==> flow/design.v <==
`default_nettype none
module clock_divider #(parameter N = 32) (input wire inclk, input wire [N-1:0] div_clk_count, input wire rst_n, 
					output reg outclk, output wire outclk_Not);
	reg [N-1:0] clock_count;
	always_ff @(posedge inclk, negedge rst_n) 
		if (~rst_n) begin
			clock_count <= 0;
			outclk <= 0;
		end
		else if (clock_count >= div_clk_count - 1) begin 
				clock_count <= 0;
				outclk <= ~outclk;
		end else clock_count <= clock_count + 1;
	assign outclk_Not = ~outclk;
endmodule
`default_nettype wire
`default_nettype none
module tone_generator (input wire inclk, input wire rst_n, input wire [2:0] SW, output wire outclk, output wire outclk_Not);
	localparam Do = 32'hBAB9;
	localparam Re = 32'hA65D;
	localparam Mi = 32'h9430;
	localparam Fa = 32'h8BE9;
	localparam So = 32'h7CB8;
	localparam La = 32'h6EF9;
	localparam Si = 32'h62F1;
	localparam Do2 = 32'h5D5D;
	reg [31:0] div_clk_count;
	always_comb
		case (SW)
			3'd0: div_clk_count = Do; 
			3'd1: div_clk_count = Re; 
			3'd2: div_clk_count = Mi; 
			3'd3: div_clk_count = Fa;
			3'd4: div_clk_count = So;
			3'd5: div_clk_count = La;
			3'd6: div_clk_count = Si;
			3'd7: div_clk_count = Do2;
		endcase
	clock_divider clockd(.inclk(inclk), .div_clk_count(div_clk_count), .rst_n(rst_n), 
					.outclk(outclk), .outclk_Not(outclk_Not));
endmodule
`default_nettype wire
### Reports on tone_generator

The steps from the RTL of tone_generator to its reports follow in flow order.
Lines are those of the file above, counted from 1.
Operators carry their Yosys type and port widths (W data, S select, Z words).
Cell names lack the library's common part.
The mark - stands for no value.

| set-up | value |
|---|---|
| design top | tone_generator |
| clock input | inclk |
| cell library | sky130hd |
| library corner | tt_025C_1v80 |

### Elaborated design

Counts by Yosys on the flattened word-level netlist (proc, flatten, opt, wreduce; memories kept). Register bits leave out memories and registers merged into their read ports (data or address); mux counts leave out enables and synchronous resets folded into registers. Print and check cells are left out. Cells with the same type and inputs are merged into one.
Memory sizes are those after Yosys's memory passes, which may raise the word count (mostly to a power of two), join words into wider ones and drop unused or constant bits.

| storage and ports | value |
|---|---|
| register bits | 33 |
| bits in latches | 0 |
| RAM bits | 0 |
| bits in read-only memories | 120 |
| word width x clocked read ports | 0 |
| memories | 1 |
| input port bits | 5 |
| output and inout bits | 2 |
| elaborated cells | 8 |

| cells by class | value |
|---|---|
| add/sub/neg operators | 2 |
| multipliers | 0 |
| div/mod/pow operators | 0 |
| order comparisons | 1 |
| equal/unequal tests | 0 |
| shifts and indexed selects | 0 |
| mux-type cells | 1 |
| bitwise operators | 1 |
| reductions and logical operators | 0 |

Memory list:

| name | words | bits a word | read ports | wr ports | RTL line | source |
|---|---|---|---|---|---|---|
| (no name shown) | 8 | 15 | 1 | 0 | 29 | `case (SW)` |

Operator list:

| kind | count |
|---|---|
| $add A32 B1 Y32 const B | 1 |
| $sub A32 B1 Y32 const B | 1 |
| $ge A32 B32 Y1 | 1 |
| $mux W32 | 1 |
| $not A1 Y1 | 1 |

### Logic depth

Longest topological path by Yosys (ltp), each cell counted once; first at word level (registers and memories cut), then after technology mapping (sequential cells cut; the memories' decode and read muxes count).

| depth | value |
|---|---|
| depth after elaboration | 3 |
| ABC_AREA | 0 |
| depth in mapped cells | 17 |
| gate-level depth less buffers | 16 |

### Mapped cells and area

The flow's flattened synthesis, as Yosys stat reports it; memories are mapped. The netlist is that of the ABC_AREA named above (0 if unset); the other value can give another one.
The area totals of this step are shown rounded.

Cells by type:

| cell type | count | total area (um^2) |
|---|---|---|
| dfrtp_1 | 33 | 825.792 |
| ha_1 | 25 | 312.8 |
| xor2_1 | 19 | 166.41 |
| nor3_1 | 28 | 140.134 |
| nand2_1 | 21 | 78.826 |
| o21ai_0 | 14 | 70.067 |
| nand4_1 | 9 | 56.304 |
| nand3_1 | 11 | 55.053 |
| xnor2_1 | 6 | 52.55 |
| a21oi_1 | 10 | 50.048 |
| inv_1 | 8 | 30.029 |
| nor2_1 | 8 | 30.029 |
| and4_1 | 3 | 26.275 |
| buf_6 | 2 | 22.522 |
| or4_1 | 3 | 22.522 |
| a21boi_4 | 1 | 18.768 |
| and3_1 | 3 | 18.768 |
| nand2b_1 | 3 | 18.768 |

Other cell types: 18; their cells: 26.

| synthesis totals | value |
|---|---|
| cells in the netlist | 233 |
| mapped area | 2175 um^2 |
| flip-flops | 33 |
| buffers | 7 |

The figures by module come from a second, unflattened synthesis with its own total; it is not the netlist above.

| unflattened totals | value |
|---|---|
| cells (unflattened synthesis) | 340 |
| area (unflattened synthesis) | 2968 um^2 |

Rows give one instance, submodules left out.

By module:

| module | times used | cells | area (um^2) | sequential area (um^2) |
|---|---|---|---|---|
| clock_divider | 1 | 313 | 2753 | 825.8 |
| tone_generator | 1 | 27 | 215.2 | 0.0 |

### Worst setup path after synthesis

Path of least setup slack by OpenSTA after synthesis, without wires, with an ideal clock, recovery checks aside; 20% of the period is set as input and as output delay. Where synthesis merged equal registers, the netlist keeps one of their names.

| timing after synthesis | value |
|---|---|
| path type | in2reg |
| start point | in SW[0] |
| end point | reg clockd.clock_count[10] |
| period | 5590 ps |
| launch time at the first pin | 1118 ps |
| arrival | 3733 ps |
| data required time | 5467 ps |
| slack | 1735 ps |
| delay of the path | 2738 ps |
| stages on the path | 16 |
| synthesis period reached | 3855 ps |

"delay of the path" is the arrival time less input delay plus setup time.
"stages on the path" counts driving pins, that of a launching flip-flop among them; a cell with two outputs on the path counts twice.
"synthesis period reached" = period - worst setup slack (recovery checks aside). The figure is calculated, with input and output delays left at 20% of the set period.
The rows between start and end are the longest chain of elaborated cells between them; the timing report does not say that the signal goes this way. Where chains are equally long, one stands for them.
Each line given opens the expression or statement behind the cell; cells for indexed reads and writes are added by Yosys, which also makes memories of some case tables.
A memory read counts as a cell of the chain, while the word-level depth stops at memories.
A register here has more assigning lines than the two given.

| on the way, after synthesis | value |
|---|---|
| path through | inv_1 ha_1 nand2_1 and2_1 inv_1 ha_1 nand4_1 o21ai_0 nand2_1 ha_1 nand2_1 or4_1 o32a_1 a21boi_4 buf_6 nor3_1 |
| cells in the longest elaborated chain | 4 |
| elaborated cells on any way between the ends | 4 |
| RTL lines with such cells | 2 |
| those cells by class | 1 x add/sub; 1 x compare; 1 x mux; 1 x memory |

RTL lines, path after synthesis:

| item | RTL line | source |
|---|---|---|
| start: declaration | 18 | `module tone_generator (input wire inclk, input wire rst_n, input wire [2:0] SW, output wire outclk, output wir ...` |
| $mem_v2 Z8 W15 | 29 | `case (SW)` |
| $sub A32 B1 Y32 | 10 | `else if (clock_count >= div_clk_count - 1) begin` |
| $ge A32 B32 Y1 | 10 |  |
| $mux W32 | 10 |  |
| end: assignment | 11 | `clock_count <= 0;` |
| end: assignment | 13 | `end else clock_count <= clock_count + 1;` |
| end: declaration | 4 | `reg [N-1:0] clock_count;` |

### Timing after layout

From the final timing report of flow run 1: the path of least setup slack in the routed layout; clock arrival at registers is part of the times.
The report prints the path's times to 10 ps; the period is as set.

| timing post-layout | value |
|---|---|
| path type | in2reg |
| start point | in SW[0] |
| end point | reg clockd.clock_count[20] |
| period | 2950 ps |
| launch time at the first pin | 590 ps |
| arrival | 3260 ps |
| data required time | 3120 ps |
| slack | -140 ps |
| stages on the path | 18 |

The rows between start and end are the longest chain of elaborated cells between them; the timing report does not say that the signal goes this way. Where chains are equally long, one stands for them.
A memory read counts as a cell of the chain, while the word-level depth stops at memories.
A register here has more assigning lines than the two given.

| on the way, post-layout | value |
|---|---|
| path through | buf_12 inv_16 ha_4 nand2_2 and2_4 inv_4 ha_4 nand4_1 o21ai_1 nand2_1 ha_1 nand2_1 or4_1 o32a_1 a21boi_4 buf_6 buf_6 nor3_1 |
| cells in the longest elaborated chain | 4 |
| elaborated cells on any way between the ends | 4 |
| RTL lines with such cells | 2 |
| those cells by class | 1 x add/sub; 1 x compare; 1 x mux; 1 x memory |

RTL lines, path post-layout:

| item | RTL line | source |
|---|---|---|
| start: declaration | 18 | `module tone_generator (input wire inclk, input wire rst_n, input wire [2:0] SW, output wire outclk, output wir ...` |
| $mem_v2 Z8 W15 | 29 | `case (SW)` |
| $sub A32 B1 Y32 | 10 | `else if (clock_count >= div_clk_count - 1) begin` |
| $ge A32 B32 Y1 | 10 |  |
| $mux W32 | 10 |  |
| end: assignment | 11 | `clock_count <= 0;` |
| end: assignment | 13 | `end else clock_count <= clock_count + 1;` |
| end: declaration | 4 | `reg [N-1:0] clock_count;` |

Ticket comment

Design tone_generator on sky130hd. What follows are 2 stored runs of the flow, each under its own settings; their order means nothing. The constraints put input and output delay at 20% of the set period each and load the outputs with 0.01 pF.
"reached clock period" = clock period - worst setup slack. The figure is calculated, with input and output delays left at 20% of the set period.
The measured numbers are rounded.
Settings: n/a = not set for that run.

| run | period_ns | CORE_UTILIZATION | SETUP_SLACK_MARGIN | PLACE_DENSITY | CORE_ASPECT_RATIO | CORE_MARGIN | CELL_PAD_IN_SITES_GLOBAL_PLACEMENT | TNS_END_PERCENT | ABC_AREA | GPL_TIMING_DRIVEN | CTS_CLUSTER_SIZE | CAP_MARGIN | SLEW_MARGIN | GPL_ROUTABILITY_DRIVEN | MAX_ROUTING_LAYER | setup slack of the critical path (ps) | reached clock period (ps) | standard-cell area of the final layout (um^2) | area of the die (um^2) | Yosys chip area after synthesis (um^2) |
|---|---|---|---|---|---|---|---|---|---|---|---|---|---|---|---|---|---|---|---|---|
| flow run 1 | 2.95 | 27 | 0.27 | 0.37 | 1.13 | 9 | 0 | 30 | 0 | 0 | 30 | 20 | 20 | n/a | n/a | -143 | 3093 | 2858 | 11620 | 2175 |
| flow run 2 | 3.79 | 53 | 0.93 | 0.57 | 1.69 | 2 | 1 | 10 | 1 | n/a | n/a | 15 | 25 | 0 | met5 | 1069 | 2721 | 2761 | 5096 | 2397 |
