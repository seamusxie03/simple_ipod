==> flow/design.v <==
`default_nettype none
module FSM_controller (input wire clk, input wire rst_n, input wire start, 
						input wire [7:0] keyboard_in, input wire kbd_data_ready,
						input wire [31:0] data_in, input wire read_finish, input wire is_first, 
						output wire read_start, output reg [7:0] audio_data, output wire finish, 
						output reg back_mode);
   localparam char_B = 8'h32;
   localparam char_E = 8'h24;
   localparam char_F = 8'h2b;
   localparam char_D = 8'h23;
   typedef enum logic [6:0] {
		pause 			= 7'b000_0000,
		wait_start		= 7'b001_0000,
		request_data	= 7'b010_1000,
		wait_data		= 7'b011_0000,
		play_lower		= 7'b100_0100,
		play_upper		= 7'b101_0010,
		finish_state	= 7'b110_0001
	} statetype;
	statetype state;
	wire load_lower, load_upper, back, forward, play, stop;
	wire sync_back, sync_forward, sync_play, sync_stop;
	assign read_start = state[3];
	assign load_lower = state[2];
	assign load_upper = state[1];
	assign finish = state[0];
	assign back = (keyboard_in == char_B) & kbd_data_ready;
	assign forward = (keyboard_in == char_F) & kbd_data_ready;
	assign play = (keyboard_in == char_E) & kbd_data_ready;
	assign stop = (keyboard_in == char_D) & kbd_data_ready;
	doublesync syncback(.indata(back), .outdata(sync_back), .clk(clk), .reset(1'b1));                
	doublesync syncforward(.indata(forward), .outdata(sync_forward), .clk(clk), .reset(1'b1));               
	doublesync syncplay(.indata(play), .outdata(sync_play), .clk(clk), .reset(1'b1));                
	doublesync syncstop(.indata(stop), .outdata(sync_stop), .clk(clk), .reset(1'b1));                
	always_ff @(posedge clk, negedge rst_n)
		if (~rst_n) state <= pause;
		else
			case (state)
				pause: state <= play ? wait_start : pause;
				wait_start: state <= stop ? pause : (start ? request_data : wait_start);
				request_data: state <= wait_data;
				wait_data: begin
							if (read_finish)
								if (~back_mode)
									state <= is_first ? play_upper : play_lower;
								else 
									state <= is_first ? play_lower : play_upper;
							end
				play_lower: state <= finish_state;
				play_upper: state <= finish_state;
				finish_state: state <= wait_start;
				default: state <= pause;
			endcase
	always_ff @(posedge clk, negedge rst_n)
		if (~rst_n) back_mode <= 1'b0;
		else if (back) back_mode <= 1'b1;
		else if (forward) back_mode <= 1'b0;
	always_ff @(posedge clk, negedge rst_n)
		if (~rst_n) audio_data <= 8'd0;
		else if (load_upper) audio_data <= data_in[31:24];
		else if (load_lower) audio_data <= data_in[15:8];
endmodule 
`default_nettype wire 
module doublesync(indata,
				  outdata,
				  clk,
				  reset);
input indata,clk,reset;
output outdata;
reg reg1, reg2;
always @(posedge clk or negedge reset)
begin
	 if (!reset)
	 begin
	 	reg1 <= 1'b0;
		reg2 <= 1'b0;
	 end else 
	 begin
	 	reg1 <= indata;
		reg2 <= reg1;
	 end
end
assign outdata = reg2;
endmodule
# Step by step through the tools: FSM_controller

What the tools print for FSM_controller, step after step.
Lines are those of the file above, counted from 1.
Operators: Yosys type, input widths -> output width; for muxes data width and select width s.
A cell with n/a has no value.

Top module: FSM_controller
Clock port: clk
Cell library: sky130hd
Library corner: tt_025C_1v80

# Word level

Source: Yosys, flattened and elaborated, memories not mapped. Widths are those after wreduce. Registers that Yosys merges into a memory's read port (data or address) are not register bits. Print and check cells do not count. Equal cells are merged and count once.

Flip-flop bits (word level): 16
Latch bits: 0
Bits in writable memories: 0
Memory bits (read-only): 0
Word width x clocked read ports: 0
Memories: 0
Bits of input ports: 46
Output and inout bits: 11
Word-level cells: 34

Add/sub/neg operators: 0
Multipliers: 0
Div/mod/pow operators: 0
Magnitude comparators: 0
Equal/unequal tests: 11
Shift operators: 0
Multiplexer cells: 12
Bitwise gates (word level): 4
Reductions and logical operators: 4

Operator list:

| kind               | number |
| $pmux 7 s6         | 1 |
| $eq 8x6->1 const B | 4 |
| $eq 7x7->1 const B | 3 |
| $mux 5             | 4 |
| $mux 8             | 2 |
| $eq 7x6->1 const B | 2 |
| $mux 6             | 2 |
| $eq 7x5->1 const B | 1 |
| $logic_not 7->1    | 1 |
| $mux 7             | 1 |
| $and 1x1->1        | 4 |
| $reduce_bool 2->1  | 2 |
| $ne 2x2->1 const B | 1 |
| $reduce_or 2->1    | 1 |
| $mux 1             | 2 |

# Depth

Depth = most cells in a row (Yosys ltp): at word level without a register or memory, in the mapped netlist without a sequential cell, where the memories' decode and read muxes count.

Depth in word-level cells: 4
ABC_AREA: 0
Gate-level depth with buffers: 5
Depth with buffers taken out: 4

# Mapped cells and area

Yosys stat after the flow's synthesis: flattened, memories mapped to cells. It holds for the ABC_AREA given above (unset counts as 0); a run with the other value may have another netlist.

Cells in the netlist: 83
Cell area after synthesis: 827.0 um^2
Sequential area: 400.4 um^2
Mapped flip-flops: 16
Buffer cells: 3

Cells by type:

| cell type                 | number | area in all (um^2) |
| sky130_fd_sc_hd__dfrtp_1  | 16     | 400.384 |
| sky130_fd_sc_hd__mux2i_1  | 9      | 90.086 |
| sky130_fd_sc_hd__o21ai_1  | 11     | 55.053 |
| sky130_fd_sc_hd__nand2_1  | 10     | 37.536 |
| sky130_fd_sc_hd__nand3_1  | 4      | 20.019 |
| sky130_fd_sc_hd__nand3b_1 | 2      | 15.014 |
| sky130_fd_sc_hd__and4bb_1 | 1      | 12.512 |
| sky130_fd_sc_hd__nand2b_1 | 2      | 12.512 |
| sky130_fd_sc_hd__nor2b_1  | 2      | 12.512 |
| sky130_fd_sc_hd__nor3b_2  | 1      | 12.512 |
| sky130_fd_sc_hd__nor4_2   | 1      | 12.512 |
| sky130_fd_sc_hd__inv_1    | 3      | 11.261 |
| sky130_fd_sc_hd__nor2_1   | 3      | 11.261 |
| sky130_fd_sc_hd__or3_4    | 1      | 11.261 |
| sky130_fd_sc_hd__and4b_1  | 1      | 10.01 |
| sky130_fd_sc_hd__nor3_1   | 2      | 10.01 |
| sky130_fd_sc_hd__o21ai_0  | 2      | 10.01 |
| sky130_fd_sc_hd__a41oi_1  | 1      | 8.758 |

Other cell types: 11; their cells: 11.

# Worst setup path after synthesis

Path of least setup slack by OpenSTA after synthesis, without wires, with an ideal clock, recovery checks aside; 20% of the period is set as input and as output delay. Where synthesis merged equal registers, the netlist keeps one of their names.

Path kind: register -> register
Start point: register state[2]
End point: register state[1]
Clock period: 1360 ps
Library setup time: 72 ps
Time at the first pin: 0 ps
Data arrival time: 1201 ps
Required time: 1288 ps
Setup slack: 87 ps
Path delay: 1273 ps
Driving pins on the path: 5
Path buffers: 0
Synthesis period reached: 1273 ps

"path delay" = arrival - input delay + setup time.
"driving pins on the path": output pins that drive a net of the path, with the launching flip-flop's if there is one; two outputs of one cell count as two.
"synthesis period reached" = period - worst setup slack (recovery checks aside). The figure is calculated, with input and output delays left at 20% of the set period.
Between the ends stands the longest chain of elaborated cells between them, by number of cells; it is not shown to be the way that was timed. Of several equally long chains one is given.
Each line given opens the expression or statement behind the cell; cells for indexed reads and writes are added by Yosys, which also makes memories of some case tables.
A register here has more assigning lines than the two given.

Path through: sky130_fd_sc_hd__dfrtp_1 sky130_fd_sc_hd__or3_4 sky130_fd_sc_hd__nor3b_2 sky130_fd_sc_hd__nand4b_1 sky130_fd_sc_hd__nor2_1
Length of the longest elaborated chain: 3
Elaborated cells between the ends (all ways): 10
Source lines of those cells: 1
Those cells by class: eq/ne (7); mux (1); reduce/logical (2)

RTL lines, path after synthesis:

| element         | RTL line | source |
| from (decl)     | 20       | `statetype state;` |
| from (assign)   | 36       | `if (~rst_n) state <= pause;` |
| from (assign)   | 39       | `pause: state <= play ? wait_start : pause;` |
| $eq 7x7->1      | 38       | `case (state)` |
| $reduce_or 2->1 | n/a      |  |
| $pmux 7 s6      | 38       |  |
| to (assign)     | 36       |  |
| to (assign)     | 39       |  |
| to (decl)       | 20       |  |

# Path in the finished layout

Path of least setup slack in the final report of job 1 (OpenROAD, finished layout, wires in). Where an end is a register, its clock arrival counts in the times.
The report prints the path's times to 10 ps; the period is as set.

Path kind: register -> output
Start point: register state[0]
End point: output port finish
Clock period: 2510 ps
External output delay: 500 ps
Time at the first pin: 250 ps
Data arrival time: 1270 ps
Required time: 2010 ps
Setup slack: 740 ps
Driving pins on the path: 2
Path buffers: 1

A register here has more assigning lines than the two given.

Path through: sky130_fd_sc_hd__dfrtp_1 sky130_fd_sc_hd__clkdlybuf4s50_1
Length of the longest elaborated chain: 0
Elaborated cells between the ends (all ways): 0
Source lines of those cells: 0

RTL lines, path post-layout:

| element       | RTL line | source |
| from (decl)   | 20       | `statetype state;` |
| from (assign) | 36       | `if (~rst_n) state <= pause;` |
| from (assign) | 39       | `pause: state <= play ? wait_start : pause;` |
| to (decl)     | 5        | `output wire read_start, output reg [7:0] audio_data, output wire finish,` |

Wiki page: FSM_controller / flow data

Measured data: module FSM_controller, platform sky130hd, 2 stored runs of the flow under differing settings, order arbitrary. Input and output delays are each 20% of the period that was set; the output load is 0.01 pF.
"period reached" = clock period - worst setup slack. The figure is calculated, with input and output delays left at 20% of the set period.
"worst setup path time" means the part of the period allowed to the worst setup path (the constraints hold back 20% at inputs and 20% at outputs) less its slack; where the path has registers, the arrival times of their clocks count too.
By "total power of the final layout" is meant OpenSTA's value without simulated activity: inputs other than the clock are taken to toggle once in ten clock periods, and the tool carries that through the logic.
"worst setup path time" is known to 10 ps.

## Job 1

==> flow/run.sh <==
#!/bin/bash
# the make line also repeats the synthesis and layout settings of config.mk as NAME=value (left out here)
make -C /OpenROAD-flow-scripts/flow DESIGN_CONFIG=/design/flow/config.mk WORK_HOME=/design/flow/orfs CLKGATE_MAP_FILE= finish
==> flow/config.mk <==
export PLATFORM = sky130hd
export DESIGN_NAME = FSM_controller
export DESIGN_NICKNAME = FSM_controller
export VERILOG_FILES = /design/flow/design.v
export SDC_FILE = /design/flow/constraint.sdc
export NUM_CORES = 4
export LEC_CHECK = 0
export CAP_MARGIN = 20
export CORE_ASPECT_RATIO = 0.58
export CORE_MARGIN = 2
export CORE_UTILIZATION = 18
export GPL_ROUTABILITY_DRIVEN = 0
export PLACE_DENSITY_LB_ADDON = 0.1
export SLEW_MARGIN = 10
==> flow/constraint.sdc <==
create_clock -name core_clock -period 2.51 [get_ports {clk}]
set_input_delay 0.5020 -clock core_clock [delete_from_list [all_inputs] [get_ports {clk}]]
set_output_delay 0.5020 -clock core_clock [all_outputs]
set_load 0.01 [all_outputs]

| result of job 1 | value |
|---|---|
| synthesis area | 827.0 um^2 |
| worst setup path time | 1270 ps |
| worst setup path kind | register -> output |
| total die area | 5172.9 um^2 |
| setup total negative slack | 0 ps |
| total power of the final layout | 545.5 uW |
| period reached | 1769 ps |
| post-route utilization | 31.5% |
| area of the standard cells in the finished layout | 1360.0 um^2 |
| worst setup slack after layout | 741 ps |

## Job 2

==> flow/run.sh <==
#!/bin/bash
# the make line also repeats the synthesis and layout settings of config.mk as NAME=value (left out here)
make -C /OpenROAD-flow-scripts/flow DESIGN_CONFIG=/design/flow/config.mk WORK_HOME=/design/flow/orfs CLKGATE_MAP_FILE= finish
==> flow/config.mk <==
export PLATFORM = sky130hd
export DESIGN_NAME = FSM_controller
export DESIGN_NICKNAME = FSM_controller
export VERILOG_FILES = /design/flow/design.v
export SDC_FILE = /design/flow/constraint.sdc
export NUM_CORES = 4
export LEC_CHECK = 0
export ABC_AREA = 0
export CAP_MARGIN = 20
export CORE_MARGIN = 2
export CORE_UTILIZATION = 41
export GPL_ROUTABILITY_DRIVEN = 0
export HOLD_SLACK_MARGIN = -0.06
export MAX_ROUTING_LAYER = met4
export PLACE_DENSITY_LB_ADDON = 0.16
export SLEW_MARGIN = 10
==> flow/constraint.sdc <==
create_clock -name core_clock -period 0.981 [get_ports {clk}]
set_input_delay 0.1962 -clock core_clock [delete_from_list [all_inputs] [get_ports {clk}]]
set_output_delay 0.1962 -clock core_clock [all_outputs]
set_load 0.01 [all_outputs]

| result of job 2 | value |
|---|---|
| synthesis area | 827.0 um^2 |
| worst setup path time | 1370 ps |
| worst setup path kind | register -> register |
| total die area | 2392.7 um^2 |
| setup total negative slack | -3688 ps |
| total power of the final layout | 1287 uW |
| period reached | 1366 ps |
| post-route utilization | 76.3% |
| area of the standard cells in the finished layout | 1466.4 um^2 |
| worst setup slack after layout | -385 ps |
