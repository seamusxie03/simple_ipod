==> flow/design.v <==
`default_nettype none
module speed_control (input wire clk, input wire rst_n, input wire speed_up_event, input wire speed_down_event, 
						input wire speed_reset_event, output reg signed [31:0] div_clk_count);
	localparam signed default_clk_count = 614;  
	localparam signed max_off_set = 32153;  
	localparam signed min_off_set = -614; 
	reg signed [15:0] off_set;
	always_ff @(posedge clk, negedge rst_n)
		if (~rst_n) off_set <= 16'd0;
		else if ((off_set == max_off_set) | (off_set == min_off_set))
			off_set <= off_set;
		else
			case ({speed_reset_event, speed_down_event, speed_up_event})
				3'b100: off_set <= 16'd0;
				3'b010: off_set <= off_set + 16'd1;
				3'b001: off_set <= off_set - 16'd1;
				default: off_set <= off_set;
			endcase
	always_ff @(posedge clk, negedge rst_n)
		if (~rst_n) div_clk_count <= default_clk_count;
		else div_clk_count <= default_clk_count + {{16{off_set[15]}}, off_set};
endmodule
`default_nettype wire
== Reports on speed_control ==
The steps from the RTL of speed_control to its reports follow in flow order.
Line numbers count from 1 in the design file above.
Cell names lack the library's common part.
Not given: -
Inputs
  design top: speed_control
  clock port: clk
  standard-cell library: sky130hd
  library corner: tt_025C_1v80

== Word-level counts ==
Yosys after proc, flatten, opt, wreduce and memory -nomap, before mapping. Memory bits, and registers merged into a memory's read port (data or address), are not among the register bits. Print and check cells are not counted. Equal cells are merged and count once.
Bit counts
  input bits: 5
  output and inout port bits: 32
  flip-flop bits (word level): 33
Operators by class
  reduce/logical cells: 2
  eq/ne operators: 5
  bitwise operators: 2
  $add $sub $neg: 3
  mux-type cells: 1
Operator list (count)
  16-bit parallel mux with 3-bit select: 1
  11-bit by 16-bit adder with 17-bit output with constant A: 1
  16-bit by 1-bit adder with 16-bit output with constant B: 1
  16-bit by 1-bit subtractor with 16-bit output with constant B: 1
  16-bit by 11-bit equality test with 1-bit output with constant B: 1
  16-bit equality test with constant B: 1
  3-bit by 1-bit equality test with 1-bit output with constant B: 1
  3-bit by 2-bit equality test with 1-bit output with constant B: 1
  3-bit equality test with constant B: 1
  3-bit nonzero test: 1
  2-bit AND reduction: 1
  1-bit bitwise OR: 1
  1-bit inverter: 1

== Longest topological paths ==
Yosys ltp: most cells in a row. Word level: on the elaborated netlist, between registers, memories and ports. Mapped: between sequential cells and ports; inverters and the memories' decode and read muxes count.
Logic depth
  depth in word-level cells: 4
  ABC_AREA: 0
  depth in mapped cells: 8
  mapped depth without buffers: 8

== Netlist ==
The flow's flattened synthesis, as Yosys stat reports it; memories are mapped. The netlist is that of the ABC_AREA named above (0 if unset); the other value can give another one.
Synthesis totals
  standard cells after synthesis: 248
  mapped flip-flops: 33
  synthesis area: 2265.9 um^2
  sequential part of the area: 832.0 um^2
  buffer cells: 19
Cells by type (count)
  dfrtp_1: 28
  ha_1: 15
  nand2_1: 36
  dfstp_2: 5
  buf_4: 16
  xnor2_1: 13
  a21oi_1: 18
  o31ai_1: 10
  xor2_1: 7
  nor2_1: 12
  o21ai_0: 8
  o211ai_1: 5
  o21a_1: 5
  inv_1: 9
  a21o_1: 4
  nand3_1: 5
  a211oi_1: 3
  nand3b_1: 3
Other cell types: 26; their cells: 46.

== Timing after synthesis ==
Path of least setup slack by OpenSTA after synthesis, without wires, with an ideal clock, recovery checks aside; 20% of the period is set as input and as output delay. Where synthesis merged equal registers, the netlist keeps one of their names.
Path after synthesis
  kind: input to register
  from: input speed_reset_event
  to: register off_set[8]
  library setup time: 0.110 ns
  external input delay: 0.902 ns
  buffers on the path: 0
  launch time at the first pin: 0.902 ns
  clock period: 4.51 ns
  stages: 8
  data arrival time: 3.501 ns
  required time: 4.400 ns
  path slack: 0.899 ns
  path delay: 2.709 ns
  synthesis period reached: 3.611 ns
"path delay" = arrival - input delay + setup time.
"stages" counts driving pins, that of a launching flip-flop among them; a cell with two outputs on the path counts twice.
"synthesis period reached" is the clock period less the worst setup slack; recovery checks do not enter. This is arithmetic on one report: input and output delays are still those of the set period (20% each).
Between the ends stands the longest chain of elaborated cells between them, by number of cells; it is not shown to be the way that was timed. Of several equally long chains one is given.
Each line given opens the expression or statement behind the cell; cells for indexed reads and writes are added by Yosys, which also makes memories of some case tables.
At most two assigning lines are given for a register; there are more.
On the way, after synthesis
  cells stage by stage: nor3b_1 inv_1 fa_1 nand2b_1 a21o_1 a21o_1 and3b_1 o41ai_1
  cells in the longest elaborated chain: 3
  elaborated cells between the ends (all ways): 6
  classes of those cells: eq/ne: 3; mux: 1; reduce/logical: 2
Ends and longest elaborated chain, after synthesis
  from (decl): line 3  | input wire speed_reset_event, output reg signed [31:0] div_clk_count);
  3-bit by 1-bit equality test with 1-bit output: line 13  | case ({speed_reset_event, speed_down_event, speed_up_event})
  3-bit nonzero test
  2-bit AND reduction
  to (assign): line 11  | off_set <= off_set;
  to (assign): line 15  | 3'b010: off_set <= off_set + 16'd1;
  to (decl): line 7  | reg signed [15:0] off_set;

== Path in the finished layout ==
Path of least setup slack in the final report of stored run 2 (OpenROAD, finished layout, wires in). Where an end is a register, its clock arrival counts in the times.
Path after layout
  kind: input to register
  from: input speed_up_event
  to: register off_set[14]
  library setup time: 0.10 ns
  data arrival time: 3.62 ns
  stages: 9
  external input delay: 0.82 ns
  launch time at the first pin: 0.82 ns
  path slack: 0.67 ns
  buffers on the path: 2
  clock period: 4.12 ns
  required time: 4.29 ns
Between the ends stands the longest chain of elaborated cells between them, by number of cells; it is not shown to be the way that was timed. Of several equally long chains one is given.
At most two assigning lines are given for a register; there are more.
On the way, after layout
  cells stage by stage: clkdlybuf4s50_1 nor3b_2 buf_4 ha_1 nand2_1 o21ai_0 a41oi_1 and3_1 o41ai_1
  cells in the longest elaborated chain: 3
  elaborated cells between the ends (all ways): 6
  classes of those cells: eq/ne: 3; mux: 1; reduce/logical: 2
Ends and longest elaborated chain, after layout
  from (decl): line 2  | module speed_control (input wire clk, input wire rst_n, input wire speed_up_event, input wire speed_down_event ...
  3-bit by 1-bit equality test with 1-bit output: line 13  | case ({speed_reset_event, speed_down_event, speed_up_event})
  3-bit nonzero test
  2-bit AND reduction
  to (assign): line 11  | off_set <= off_set;
  to (assign): line 15  | 3'b010: off_set <= off_set + 16'd1;
  to (decl): line 7  | reg signed [15:0] off_set;

Hand-over note for speed_control

Record of 2 stored runs of the RTL-to-layout flow on speed_control, platform sky130hd. The runs are unordered. Constraints: input delay and output delay 20% of the set period each, output load 0.01 pF.
"achieved clock period (ns)": clock period set for the run, less the worst setup slack. It is reckoned from that one timing run; input and output delays stay at 20% of the period that was set.
"worst setup path time (ns)" means the part of the period allowed to the worst setup path (the constraints hold back 20% at inputs and 20% at outputs) less its slack; where the path has registers, the arrival times of their clocks count too.
By "finish__power__total" is meant OpenSTA's value without simulated activity: inputs other than the clock are taken to toggle once in ten clock periods, and the tool carries that through the logic.

settings of stored run 1
{
  "period_ns": 2.16,
  "CORE_UTILIZATION": 63,
  "SETUP_SLACK_MARGIN": 0.34,
  "CORE_ASPECT_RATIO": 0.79,
  "TNS_END_PERCENT": 85,
  "ABC_AREA": 0,
  "CTS_CLUSTER_SIZE": 59,
  "MIN_ROUTING_LAYER": "met1",
  "MAX_ROUTING_LAYER": "met4",
  "CAP_MARGIN": 20,
  "CORE_MARGIN": 2,
  "SLEW_MARGIN": 20
}
report of stored run 1: did not finish, cts, DPL-0038

settings of stored run 2
{
  "period_ns": 4.12,
  "CAP_MARGIN": 20,
  "CORE_MARGIN": 2,
  "CORE_UTILIZATION": 40,
  "SLEW_MARGIN": 20
}
report of stored run 2
yosys chip area after synthesis (um^2): 2265.9
finish__design__die__area: 6282.9
finish__design__instance__area__stdcell: 2713.8
finish__design__instance__utilization: 0.4959
finish__timing__setup__ws: 0.674
finish__timing__setup__tns: 0.000
finish__timing__hold__ws: 0.513
finish__power__total: 8.772e-04
achieved clock period (ns): 3.446
worst setup path time (ns): 2.62
worst setup path kind: input to register

End of note.
